==> flow/design.v <==
module SERIALIZER #(parameter DATA_W = 8)
(
    input  wire CLK,
    input  wire RST,
    input  wire [DATA_W-1:0] P_DATA,
    input  wire DATA_VLD,
    input  wire SER_EN,
    output wire SER_DONE,
    output reg  SER_DATA
);
reg [3:0] counter;
reg [DATA_W-1:0] REG;
always @(posedge CLK or negedge RST) begin
    if (!RST) begin
        SER_DATA <= 1'b0;
        counter <= DATA_W;
        REG <= 'b0;
    end else if ((SER_EN) && (counter != 0)) begin
        SER_DATA <= REG[counter - 1];
        counter  <= counter - 1;
    end else if (DATA_VLD) begin
        counter <= DATA_W;
        REG <= P_DATA;
    end
end
assign SER_DONE = (counter == 0 ) ? 1 : 0;
endmodule
# Step by step through the tools: SERIALIZER
# The steps from the RTL of SERIALIZER to its reports follow in flow order.
# Lines are those of the file above, counted from 1.
# Operators: Yosys type, input widths -> output width; for muxes data width and select width s.
# Library cell names are shortened.
# A cell with n/a has no value.
[design]
top = "SERIALIZER"
clock_port = "CLK"
library = "sky130hd"
corner = "tt_025C_1v80"

# Word level
# Source: Yosys, flattened and elaborated, memories not mapped. Widths are those after wreduce. Registers that Yosys merges into a memory's read port (data or address) are not register bits. Print and check cells do not count. Equal cells are merged and count once.
[word_totals]
latchBits = 0
regBits = 13
output_inout_bits = 2
ram_bits = 0
memories = 0
romBits = 0
clocked_rd_ports_x_width = 0
in_bits = 12
[classes]
n_cmp = 0
eq_ne = 0
shifts = 1
mux = 3
reduce_logical = 5
bitwise = 1
div = 0
addsub = 1
n_mul = 0
[op_table]
columns = ["op", "n"]
rows = [
  ["$shiftx 8x32->1", 1],
  ["$mux 4", 2],
  ["$sub 4x1->5 const B", 1],
  ["$logic_not 4->1", 1],
  ["$reduce_bool 4->1", 1],
  ["$reduce_and 2->1", 1],
  ["$reduce_bool 2->1", 1],
  ["$logic_and 1x1->1", 1],
  ["$not 1->1", 1],
  ["$mux 1", 1],
]

# Depth
# Depth = most cells in a row (Yosys ltp): at word level without a register or memory, in the mapped netlist without a sequential cell, where the memories' decode and read muxes count.
[depth]
word_depth = 4
abc_area = 0
ltp_mapped = 6

# Synthesis result
# Source: synth_stat.txt of the flow (Yosys; design flattened, memories mapped). It holds for the ABC_AREA given above (unset counts as 0); a run with the other value may have another netlist.
# The area totals of this step are shown rounded.
[synth_totals]
area_um2 = 766
stdcells = 53
ff_cells = 13
[by_type]
columns = ["type", "n", "type_area_um2"]
rows = [
  ["dfrtp_1", 12, 300.288],
  ["mux2_4", 8, 120.115],
  ["mux4_1", 2, 52.55],
  ["mux4_2", 2, 45.043],
  ["dfstp_2", 1, 26.275],
  ["ha_1", 2, 25.024],
  ["mux2i_1", 2, 20.019],
  ["nor3b_4", 1, 18.768],
  ["a21o_1", 2, 15.014],
  ["o21ai_1", 3, 15.014],
  ["and3_1", 2, 12.512],
  ["buf_6", 1, 11.261],
  ["inv_1", 3, 11.261],
  ["mux2_2", 1, 11.261],
  ["nand2_4", 1, 11.261],
  ["or2b_4", 1, 11.261],
  ["nor2b_2", 1, 8.758],
  ["o31a_1", 1, 8.758],
]
# Not listed: further types 7, cells in them 7.

# Worst setup path after synthesis
# Source: OpenSTA report_checks on the synthesized netlist (no wires, ideal clock, input and output delay 20% of the period each), path of least setup slack; recovery checks are left aside. Register names are those of the netlist, which keeps one name where synthesis merged equal registers.
[synth_timing]
path_kind = "register -> register"
startpoint = "register counter[0]"
endpoint = "register REG[0]"
clock_period_ns = 2.04
path_delay_ns = 1.725
slack_ns = 0.315
path_buffers = 0
setup_time_ns = 0.125
t_required_ns = 1.915
path_stages = 7
t_arrival_ns = 1.600
period_less_setup_slack_ns = 1.725
# "path_delay_ns" = arrival - input delay + setup time.
# "path_stages" counts driving pins, that of a launching flip-flop among them; a cell with two outputs on the path counts twice.
# "period_less_setup_slack_ns" is the clock period less the worst setup slack; recovery checks do not enter. This is arithmetic on one report: input and output delays are still those of the set period (20% each).
# Between the ends stands the longest chain of elaborated cells between them, by number of cells; it is not shown to be the way that was timed. Of several equally long chains one is given.
# A line is the first line of the expression or statement that the cell stems from. Yosys adds cells for indexed reads and writes and turns some case tables into memories.
# A register here has more assigning lines than the two given.
[synth_between]
cell_sequence = "dfrtp_1 inv_1 ha_1 nor3b_4 or2b_4 nand2_4 mux2_4"
elab_chain_len = 4
[synth_rtl]
columns = ["element", "line", "source"]
rows = [
  ["start, declared", 11, "reg [3:0] counter;"],
  ["start, assigned", 16, "counter <= DATA_W;"],
  ["start, assigned", 20, "counter  <= counter - 1;"],
  ["$reduce_bool 4->1", 18, "end else if ((SER_EN) && (counter != 0)) begin"],
  ["$logic_and 1x1->1", 18, ""],
  ["$not 1->1", "n/a", ""],
  ["$reduce_and 2->1", "n/a", ""],
  ["end, assigned", 17, "REG <= 'b0;"],
  ["end, assigned", 23, "REG <= P_DATA;"],
  ["end, declared", 12, "reg [DATA_W-1:0] REG;"],
]
# Nets of the timed path that keep an RTL name, with a line that drives or declares them; the list need not be complete.
[synth_named_nets]
columns = ["signal", "line", "source"]
rows = [
  ["SER_DONE", 26, "assign SER_DONE = (counter == 0 ) ? 1 : 0;"],
]

# Module SERIALIZER, platform sky130hd: 2 stored runs of the flow (Yosys, OpenROAD) with differing settings, in no particular order. Input and output delays are each 20% of the period that was set; the output load is 0.01 pF.

[[run]]
name = "run A"
[run.settings]
period_ns = 1.89
CORE_UTILIZATION = 67
PLACE_DENSITY_LB_ADDON = 0.21
CORE_MARGIN = 6
CELL_PAD_IN_SITES_GLOBAL_PLACEMENT = 2
CELL_PAD_IN_SITES_DETAIL_PLACEMENT = 1
GPL_ROUTABILITY_DRIVEN = 1
CTS_CLUSTER_SIZE = 45
CTS_CLUSTER_DIAMETER = 183
CAP_MARGIN = 20
SLEW_MARGIN = 20
[run.results]
outcome = "unfinished; error FLW-0024 in placement"

[[run]]
name = "run B"
[run.settings]
period_ns = 2.31
CORE_UTILIZATION = 71
SETUP_SLACK_MARGIN = 0.45
PLACE_DENSITY_LB_ADDON = 0.29
CELL_PAD_IN_SITES_DETAIL_PLACEMENT = 1
TNS_END_PERCENT = 95
CTS_CLUSTER_DIAMETER = 337
SLEW_MARGIN = 40
MIN_ROUTING_LAYER = "met2"
CAP_MARGIN = 20
CORE_MARGIN = 2
[run.results]
outcome = "unfinished; error DPL-0033 in placement"
